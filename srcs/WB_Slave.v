==> flow/design.v <==
`timescale 1ns / 1ps
module WB_Slave(
    input CLK_I , 
    input RST_I , 
    output [31:0] DAT_I , 
    output reg ACK_I , 
    input [31:0] ADR_O , 
    input [31:0] DAT_O , 
    input WE_O ,
    input STB_O , 
    input CYC_O , 
    output reg [31:0] s_addr ,
    input [31:0] s_rdata , 
    output reg [31:0] s_wdata , 
    output reg s_we , 
    input sram_wr_finish , 
    output reg s_access
    );
reg [1:0] state = IDLE ; 
parameter IDLE = 2'b00 , SEND_ACK = 2'b01 , ACK = 2'b11 ; 
always@(posedge CLK_I or posedge RST_I ) begin 
    if(RST_I) begin 
        state <= IDLE ; 
        ACK_I <= 0 ; 
        s_access <= 0 ; 
    end 
    else begin 
        case(state)
            IDLE: begin 
                s_addr <= ADR_O ;
                s_access <= 0 ;  
                ACK_I <= 0 ; 
                if(STB_O && CYC_O) begin
                    state <= SEND_ACK ; 
                    s_we <= WE_O ; 
                    s_access <= 1 ; 
                end 
            end
            SEND_ACK: begin 
                s_addr <= ADR_O ;
                s_access <= 0 ; 
                if(WE_O) s_wdata <= DAT_O ;
                if(STB_O && CYC_O) begin
                    ACK_I <= 1; 
                    state <= ACK ;
                    s_access <= 1 ; 
                    s_we <= WE_O ; 
                end 
            end 
            ACK: begin
                    s_addr <= ADR_O ;
                    if(WE_O)s_wdata <= DAT_O  ;
                    if (sram_wr_finish) begin
                        state <= IDLE;
                        s_access <= 0 ; 
                        ACK_I <= 0 ; 
                    end
                    else state <= ACK; 
                end
        endcase
    end 
end  
assign DAT_I  = (!WE_O && state == ACK ) ? s_rdata : 32'bz ;
endmodule
# [Step by step through the tools: WB_Slave]
# Tool output for the design above, in the order of the flow.
# Line numbers count from 1 in the design file above.
# Operators carry their Yosys type and port widths (W data, S select, Z words).
# Cell names lack the library's common part.
# The mark - stands for no value.
[setup] top_module="WB_Slave" clk_port="CLK_I" library="sky130hd" corner="tt_025C_1v80"

# [Word-level counts]
# Counts by Yosys on the flattened word-level netlist (proc, flatten, opt, wreduce; memories kept). Register bits leave out memories and registers merged into their read ports (data or address). Print and check cells are left out.
[bits] output_inout_bits=99 ff_bits=69 word_cells=44 in_bits=102
[classes] reduce_and_logical=16 equal=7 mux=14 n_logic=1
[op_table] op="$mux W32" n=3
[op_table] op="$reduce_and A3 Y1" n=4
[op_table] op="$ne A2 B2 Y1 const B" n=3
[op_table] op="$pmux W2 S3" n=1
[op_table] op="$mux W2" n=3
[op_table] op="$mux W1" n=5
[op_table] op="$ne A2 B1 Y1 const B" n=2
[op_table] op="$reduce_and A2 Y1" n=2
[op_table] op="$reduce_bool A2 Y1" n=2
[op_table] op="$reduce_or A2 Y1" n=2
[op_table] op="$reduce_bool A3 Y1" n=1
[op_table] op="$reduce_or A3 Y1" n=1
[op_table] op="$pmux W1 S3" n=1
[op_table] op="$logic_and A1 B1 Y1" n=2
[op_table] op="$eq A2 B1 Y1 const B" n=1
[op_table] op="$eq A2 B2 Y1 const B" n=1
[op_table] op="$logic_not A2 Y1" n=1
[op_table] op="$pmux W1 S2" n=1
[op_table] op="$not A1 Y1" n=1
[op_table] op="$logic_not A1 Y1" n=1

# [Depth]
# Longest topological path by Yosys (ltp), each cell counted once; first at word level (registers and memories cut), then after technology mapping (sequential cells cut; the memories' decode and read muxes count).
[logic_depth] ltp_word=4 ABC_AREA=0 ltp_mapped=2 depth_no_buf=2

# [Synthesis result]
# Yosys stat after the flow's synthesis: flattened, memories mapped to cells. It holds for the ABC_AREA given above (unset counts as 0); a run with the other value may have another netlist.
# Totals and module areas in this step are rounded.
[mapped] ffs=69 cell_count=114 buffers=32 area_um2=2380 seqArea_um2=2050
[types] type="edfxtp_1" n=65 type_area_um2=1.95E+03
[types] type="buf_4" n=32 type_area_um2=240.23
[types] type="dfrtp_1" n=4 type_area_um2=100.096
[types] type="o221a_1" n=1 type_area_um2=11.261
[types] type="and3b_2" n=1 type_area_um2=10.01
[types] type="a21o_2" n=1 type_area_um2=8.758
[types] type="a22o_1" n=1 type_area_um2=8.758
[types] type="a31o_2" n=1 type_area_um2=8.758
[types] type="and2_2" n=1 type_area_um2=7.507
[types] type="inv_1" n=2 type_area_um2=7.507
[types] type="nand2_1" n=2 type_area_um2=7.507
[types] type="and3_1" n=1 type_area_um2=6.256
[types] type="a21oi_1" n=1 type_area_um2=5.005
[types] type="nand3_1" n=1 type_area_um2=5.005

# [Timing after synthesis]
# OpenSTA on the mapped netlist: ideal clock, no wires. The path of least setup slack (recovery checks aside). Input and output delay are each 20% of the period. Register names are those of the netlist, which keeps one name where synthesis merged equal registers.
[synth_path] path_type="in2reg" from="input RST_I" to="register s_addr[0]" setup_time_ps=432 delay_ps=2020 required_ps=2508 t_arrival_ps=2176 stages=1 path_buffers=0 in_delay_ps=588 clock_period_ps=2940 path_slack_ps=332 t_first_pin_ps=588 synth_period_reached_ps=2608
# "delay_ps" is the arrival time less input delay plus setup time.
# "stages" counts driving pins, that of a launching flip-flop among them; a cell with two outputs on the path counts twice.
# "synth_period_reached_ps" is the clock period less the worst setup slack; recovery checks do not enter. This is arithmetic on one report: input and output delays are still those of the set period (20% each).
# Between the ends stands the longest chain of elaborated cells between them, by number of cells; it is not shown to be the way that was timed. Of several equally long chains one is given.
# Each line given opens the expression or statement behind the cell; cells for indexed reads and writes are added by Yosys, which also makes memories of some case tables.
# A register here has more assigning lines than the two given.
[synth_between] cell_sequence="a21oi_1" elab_chain_len=2 cells_between=2 lines_between=0 cone_classes="1 x logic; 1 x reduce/logical"
[synth_rtl] element="start: declaration" line_no=4 text="input RST_I ,"
[synth_rtl] element="$not A1 Y1"
[synth_rtl] element="$reduce_and A2 Y1"
[synth_rtl] element="end: assignment" line_no=30 text="s_addr <= ADR_O ;"
[synth_rtl] element="end: assignment" line_no=40 text="s_addr <= ADR_O ;"
[synth_rtl] element="end: declaration" line_no=12 text="output reg [31:0] s_addr ,"

# [Path in the finished layout]
# From the final timing report of run A: the path of least setup slack in the routed layout; clock arrival at registers is part of the times.
# The path's times are printed in steps of 10 ps; the period is the one set.
[layout_path] path_type="in2reg" from="input RST_I" to="register s_wdata[27]" required_ps=3580 path_buffers=1 t_arrival_ps=2090 t_first_pin_ps=720 path_slack_ps=1490 setup_time_ps=370 stages=3 in_delay_ps=720 clock_period_ps=3620
# Between the ends stands the longest chain of elaborated cells between them, by number of cells; it is not shown to be the way that was timed. Of several equally long chains one is given.
[layout_between] cell_sequence="clkdlybuf4s50_1 inv_1 and3_2" elab_chain_len=2 cells_between=2 lines_between=0 cone_classes="1 x logic; 1 x reduce/logical"
[layout_rtl] element="start: declaration" line_no=4 text="input RST_I ,"
[layout_rtl] element="$not A1 Y1"
[layout_rtl] element="$reduce_and A3 Y1"
[layout_rtl] element="end: assignment" line_no=42 text="if(WE_O) s_wdata <= DAT_O ;"
[layout_rtl] element="end: assignment" line_no=52 text="if(WE_O)s_wdata <= DAT_O  ;"
[layout_rtl] element="end: declaration" line_no=14 text="output reg [31:0] s_wdata ,"

==> results <==
Measured data: module WB_Slave, platform sky130hd, 2 stored runs of the flow under differing settings, order arbitrary. Input and output delays are each 20% of the period that was set; the output load is 0.01 pF.
"clock_period_reached_ps": clock period set for the run, less the worst setup slack. It is reckoned from that one timing run; input and output delays stay at 20% of the period that was set.
"timing.worst_path_ps" means the part of the period allowed to the worst setup path (the constraints hold back 20% at inputs and 20% at outputs) less its slack; where the path has registers, the arrival times of their clocks count too.
"totalPower_w" is the tool's figure for a default switching activity; nothing was simulated.
"timing.worst_path_ps" is known to 10 ps.
The measured numbers are rounded.

[flow] run A: files
==> flow/run.sh <==
#!/bin/bash
# the make line also repeats the synthesis and layout settings of config.mk as NAME=value (left out here)
make -C /OpenROAD-flow-scripts/flow DESIGN_CONFIG=/design/flow/config.mk WORK_HOME=/design/flow/orfs CLKGATE_MAP_FILE= finish
==> flow/config.mk <==
export PLATFORM = sky130hd
export DESIGN_NAME = WB_Slave
export DESIGN_NICKNAME = WB_Slave
export VERILOG_FILES = /design/flow/design.v
export SDC_FILE = /design/flow/constraint.sdc
export NUM_CORES = 4
export LEC_CHECK = 0
export CAP_MARGIN = 20
export CELL_PAD_IN_SITES_GLOBAL_PLACEMENT = 2
export CORE_ASPECT_RATIO = 0.95
export CORE_MARGIN = 2
export CORE_UTILIZATION = 18
export GPL_TIMING_DRIVEN = 0
export MIN_ROUTING_LAYER = met2
export PLACE_DENSITY_LB_ADDON = 0.21
export SETUP_SLACK_MARGIN = -0.34
export SLEW_MARGIN = 20
==> flow/constraint.sdc <==
create_clock -name core_clock -period 3.62 [get_ports {CLK_I}]
set_input_delay 0.7240 -clock core_clock [delete_from_list [all_inputs] [get_ports {CLK_I}]]
set_output_delay 0.7240 -clock core_clock [all_outputs]
set_load 0.01 [all_outputs]

[flow] run A: metrics
[metrics] design.die.area_um2 = 14100
[metrics] totalPower_w = 0.0025
[metrics] timing.setup.ws_ps = 1490
[metrics] timing.hold.ws_ps = 536
[metrics] timing.setup.tns_ps = 0
[metrics] timing.worst_path_ps = 1410
[metrics] worstPathKind = in2reg
[metrics] finish.utilization_pct = 36.4
[metrics] yosys_chip_area_um2 = 2380
[metrics] post_route_stdcell_area_um2 = 4650
[metrics] clock_period_reached_ps = 2131

[flow] run B: files
==> flow/run.sh <==
#!/bin/bash
# the make line also repeats the synthesis and layout settings of config.mk as NAME=value (left out here)
make -C /OpenROAD-flow-scripts/flow DESIGN_CONFIG=/design/flow/config.mk WORK_HOME=/design/flow/orfs CLKGATE_MAP_FILE= finish
==> flow/config.mk <==
export PLATFORM = sky130hd
export DESIGN_NAME = WB_Slave
export DESIGN_NICKNAME = WB_Slave
export VERILOG_FILES = /design/flow/design.v
export SDC_FILE = /design/flow/constraint.sdc
export NUM_CORES = 4
export LEC_CHECK = 0
export ABC_AREA = 1
export CAP_MARGIN = 20
export CORE_ASPECT_RATIO = 0.89
export CORE_MARGIN = 3
export CORE_UTILIZATION = 70
export CTS_CLUSTER_DIAMETER = 113
export CTS_CLUSTER_SIZE = 68
export HOLD_SLACK_MARGIN = -0.05
export MAX_ROUTING_LAYER = met5
export PLACE_DENSITY_LB_ADDON = 0.17
export SETUP_SLACK_MARGIN = 0.29
export SLEW_MARGIN = 20
==> flow/constraint.sdc <==
create_clock -name core_clock -period 2.01 [get_ports {CLK_I}]
set_input_delay 0.4020 -clock core_clock [delete_from_list [all_inputs] [get_ports {CLK_I}]]
set_output_delay 0.4020 -clock core_clock [all_outputs]
set_load 0.01 [all_outputs]

[flow] run B: did not finish, placement stopped with FLW-0024
